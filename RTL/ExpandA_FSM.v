==> flow/design.v <==
module ExpandA_FSM (
    input clk,
    input rst_n,
    input start_expandA,
    input done_rej,
    input [23:0] z_out,
    input z_valid,
    output reg done_expandA,
    output reg [7:0]   i,          
    output reg [7:0]   j,     
    output reg start_rej,
    output reg [15:0] A,
    output reg [23:0] D,
    output reg WEB
);
    localparam IDLE  = 3'b000;
    localparam LOAD  = 3'b001;   
    localparam PROC  = 3'b010;   
    localparam DONE  = 3'b011;
    wire [1:0] ML_DSA_level;
    reg [2:0] current_state, next_state;
    reg [15:0] address_counter;
    assign ML_DSA_level = 2'h1;  
    always @(posedge clk or negedge rst_n) begin
        if (!rst_n)
            current_state <= IDLE;
        else
            current_state <= next_state;
    end
    always @(*) begin
        case (current_state)
            IDLE:  next_state = start_expandA ? LOAD : IDLE;
            LOAD:  next_state = PROC;
            PROC:  next_state = done_expandA ? DONE : done_rej ? LOAD : PROC;
            DONE:  next_state = IDLE;
            default: next_state = IDLE;
        endcase
    end
    always @(posedge clk or negedge rst_n) begin
    if (!rst_n) begin
            done_expandA <= 0;
            i <= 0;
            j <= 0;   
            start_rej <= 0;
            A <= 0;
            D <= 0;
            WEB <= 1;
            address_counter <= 0;
    end else begin
        case (current_state)
            IDLE: begin
                done_expandA <= 0;
                i <= 0;
                j <= 0;
                start_rej <= 0;
                WEB <= 1;
                address_counter <= 0;
            end
            LOAD: begin
                start_rej <= 1;
            end
            PROC: begin
                start_rej <= 0;
                if (z_valid) begin
                    A <= address_counter;
                    D <= z_out;
                    WEB <= 0;
                    address_counter <= address_counter + 1;
                end
                else begin
                    WEB <= 1;
                end
                if (z_valid && (address_counter == 255  || address_counter == 511  || address_counter == 767  ||
                    address_counter == 1279 || address_counter == 1535 || address_counter == 1791 ||
                    address_counter == 2303 || address_counter == 2559 || address_counter == 2815 ||
                    address_counter == 3327 || address_counter == 3583 || address_counter == 3839))
                begin
                    i <= i + 1;
                end
                if (address_counter == 1023  || address_counter == 2047 || address_counter == 3071)
                begin
                    j <= j + 1;
                    i <= 0;
                end
                if (address_counter == 4096)
                begin
                    done_expandA <= 1;
                end
            end
            DONE: begin
                done_expandA <= 0;
            end
            default: begin
                done_expandA <= 0;
                i <= 0;
                j <= 0;   
                start_rej <= 0;
                A <= 0;
                D <= 0;
                WEB <= 1;
                address_counter <= 0;
            end
        endcase
    end
end
endmodule
Reports on ExpandA_FSM
What the tools print for ExpandA_FSM, step after step.
Lines are those of the file above, counted from 1.
Cell names lack the library's common part.
{ "setup": {"design": "ExpandA_FSM", "clock": "clk", "cell_library": "sky130hd", "lib_corner": "tt_025C_1v80"} }

Elaborated design
Source: Yosys, flattened and elaborated, memories not mapped. Widths are those after wreduce. Registers that Yosys merges into a memory's read port (data or address) are not register bits. Print and check cells do not count. Equal cells are merged and count once.
{ "bits": {"elab_cells": 80, "input_bits": 29, "regBits": 77, "output_inout_bits": 59} }
{ "classes": {"n_addsub": 3, "n_reduce_logical": 22, "mux": 20, "eq_ne": 23, "n_logic": 3} }
{ "ops": {"columns": ["op", "n"], "rows": [
  ["== test 16 x 12 -> 1 bit with constant B", 7],
  ["== test 16 x 11 -> 1 bit with constant B", 4],
  ["case mux 16 bit (select 2 bit)", 2],
  ["case mux 24 bit (select 2 bit)", 1],
  ["== test 16 x 10 -> 1 bit with constant B", 2],
  ["case mux 8 bit (select 2 bit)", 2],
  ["2-to-1 mux 16 bit", 2],
  ["2-to-1 mux 24 bit", 1],
  ["2-to-1 mux 8 bit", 3],
  ["adder 16 x 1 -> 16 bit with constant B", 1],
  ["== test 16 x 13 -> 1 bit with constant B", 1],
  ["== test 16 x 8 -> 1 bit with constant B", 1],
  ["== test 16 x 9 -> 1 bit with constant B", 1],
  ["adder 8 x 1 -> 8 bit with constant B", 2],
  ["logical OR 1 bit", 13],
  ["AND reduction 2 bit", 5],
  ["inequality test 2 bit with constant B", 3],
  ["case mux 2 bit (select 3 bit)", 1],
  ["case mux 1 bit (select 2 bit)", 3],
  ["== test 2 bit with constant B", 2],
  ["2-to-1 mux 2 bit", 2],
  ["NOT 1 bit", 3],
  ["inequality test 3 bit with constant B", 1],
  ["zero test 3 bit", 1],
  ["OR reduction 3 bit", 1],
  ["2-to-1 mux 1 bit", 3],
  ["== test 2 x 1 -> 1 bit with constant B", 1],
  ["OR reduction 2 bit", 1],
  ["logical AND 1 bit", 1]
]} }

Logic depth
Depth = most cells in a row (Yosys ltp): at word level without a register or memory, in the mapped netlist without a sequential cell, where the memories' decode and read muxes count.
{ "logic_depth": {"ltp_word": 16, "abc_area": 0, "ltp_mapped": 8, "ltp_nobuf": 6} }

Synthesis result
Yosys stat after the flow's synthesis: flattened, memories mapped to cells. It holds for the ABC_AREA given above (unset counts as 0); a run with the other value may have another netlist.
{ "synth_totals": {"seqArea_um2": 1979.4, "cells": 386, "buffers": 20, "ffs": 79, "mapped_area_um2": 3618.5} }
{ "types": {"columns": ["cell", "n", "type_area_um2"], "rows": [
  ["dfrtp_1", 77, 1.93E+03],
  ["nand2_1", 95, 356.592],
  ["o21ai_0", 45, 225.216],
  ["nor2_1", 25, 93.84],
  ["xnor2_1", 9, 78.826],
  ["nand3_1", 14, 70.067],
  ["xor2_1", 8, 70.067],
  ["clkbuf_1", 17, 63.811],
  ["nand4_1", 10, 62.56],
  ["dfstp_2", 2, 52.55],
  ["ha_1", 4, 50.048],
  ["nor3_1", 10, 50.048],
  ["inv_1", 10, 37.536],
  ["a21oi_1", 7, 35.034],
  ["or3_1", 5, 31.28],
  ["mux2i_1", 3, 30.029],
  ["o31ai_1", 4, 30.029],
  ["a2111oi_4", 1, 27.526]
]} }
Not listed: further types 28, cells in them 40.

Path before layout
Path of least setup slack by OpenSTA after synthesis, without wires, with an ideal clock, recovery checks aside; 20% of the period is set as input and as output delay. Where synthesis merged equal registers, the netlist keeps one of their names.
{ "synth_timing": {"path_kind": "reg2reg", "startpoint": "register current_state", "endpoint": "register address_counter[15]", "path_buffers": 1, "launch_ns": 0.000, "setup_slack_ns": -0.125, "tclk_ns": 1.71, "delay_ns": 1.836, "setup_time_ns": 0.078, "t_arrival_ns": 1.758, "path_stages": 7, "required_time_ns": 1.632, "period_less_setup_slack_ns": 1.835} }
"delay_ns" is the arrival time less input delay plus setup time.
"path_stages": output pins that drive a net of the path, with the launching flip-flop's if there is one; two outputs of one cell count as two.
"period_less_setup_slack_ns" is the clock period less the worst setup slack; recovery checks do not enter. This is arithmetic on one report: input and output delays are still those of the set period (20% each).
Where an end lacks its bit number, it is one bit of the signal, or one of the new flip-flops if synthesis recoded a state register.
Between the ends stands the longest chain of elaborated cells between them, by number of cells; it is not shown to be the way that was timed. Of several equally long chains one is given.
Each line given opens the expression or statement behind the cell; cells for indexed reads and writes are added by Yosys, which also makes memories of some case tables.
At most two assigning lines are given for a register; there are more.
{ "synth_between": {"cell_sequence": "dfrtp_1 or2_1 buf_6 a2111oi_4 nand3_2 or3_1 a21oi_1", "elab_chain_cells": 4, "cells_between": 8, "cone_classes": "eq/ne (4); mux (1); logic (1); reduce/logical (2)"} }
{ "synth_lines": {"columns": ["item", "line", "source"], "rows": [
  ["start: assignment", 26, "current_state <= IDLE;"],
  ["start: assignment", 28, "current_state <= next_state;"],
  ["== test 2 bit", 50, "case (current_state)"],
  ["OR reduction 2 bit", null, null],
  ["NOT 1 bit", null, null],
  ["AND reduction 2 bit", null, null],
  ["end: assignment", 48, "address_counter <= 0;"],
  ["end: assignment", 68, "address_counter <= address_counter + 1;"],
  ["end: declaration", 22, "reg [15:0] address_counter;"]
]} }

Record of 2 stored runs of the RTL-to-layout flow on ExpandA_FSM, platform sky130hd. The runs are unordered. Constraints: input delay and output delay 20% of the set period each, output load 0.01 pF.

Record 1
==> flow/run.sh <==
#!/bin/bash
# the make line also repeats the synthesis and layout settings of config.mk as NAME=value (left out here)
make -C /OpenROAD-flow-scripts/flow DESIGN_CONFIG=/design/flow/config.mk WORK_HOME=/design/flow/orfs CLKGATE_MAP_FILE= finish
==> flow/config.mk <==
export PLATFORM = sky130hd
export DESIGN_NAME = ExpandA_FSM
export DESIGN_NICKNAME = ExpandA_FSM
export VERILOG_FILES = /design/flow/design.v
export SDC_FILE = /design/flow/constraint.sdc
export NUM_CORES = 4
export LEC_CHECK = 0
export CAP_MARGIN = 15
export CORE_MARGIN = 2
export CORE_UTILIZATION = 63
export CTS_CLUSTER_DIAMETER = 85
export GPL_ROUTABILITY_DRIVEN = 0
export MAX_ROUTING_LAYER = met5
export PLACE_DENSITY = 0.51
export SLEW_MARGIN = 20
==> flow/constraint.sdc <==
create_clock -name core_clock -period 1.31 [get_ports {clk}]
set_input_delay 0.2620 -clock core_clock [delete_from_list [all_inputs] [get_ports {clk}]]
set_output_delay 0.2620 -clock core_clock [all_outputs]
set_load 0.01 [all_outputs]

==> results of record 1, as JSON <==
{
  "outcome": "incomplete, clock tree synthesis halted on DPL-0038"
}

Record 2
==> flow/run.sh <==
#!/bin/bash
# the make line also repeats the synthesis and layout settings of config.mk as NAME=value (left out here)
make -C /OpenROAD-flow-scripts/flow DESIGN_CONFIG=/design/flow/config.mk WORK_HOME=/design/flow/orfs CLKGATE_MAP_FILE= finish
==> flow/config.mk <==
export PLATFORM = sky130hd
export DESIGN_NAME = ExpandA_FSM
export DESIGN_NICKNAME = ExpandA_FSM
export VERILOG_FILES = /design/flow/design.v
export SDC_FILE = /design/flow/constraint.sdc
export NUM_CORES = 4
export LEC_CHECK = 0
export CAP_MARGIN = 20
export CELL_PAD_IN_SITES_GLOBAL_PLACEMENT = 2
export CORE_ASPECT_RATIO = 1.28
export CORE_MARGIN = 9
export CORE_UTILIZATION = 53
export CTS_CLUSTER_DIAMETER = 137
export SETUP_SLACK_MARGIN = 0.18
export SLEW_MARGIN = 20
==> flow/constraint.sdc <==
create_clock -name core_clock -period 1.78 [get_ports {clk}]
set_input_delay 0.3560 -clock core_clock [delete_from_list [all_inputs] [get_ports {clk}]]
set_output_delay 0.3560 -clock core_clock [all_outputs]
set_load 0.01 [all_outputs]

==> results of record 2, as JSON <==
{
  "outcome": "incomplete, placement halted on GPL-0301"
}
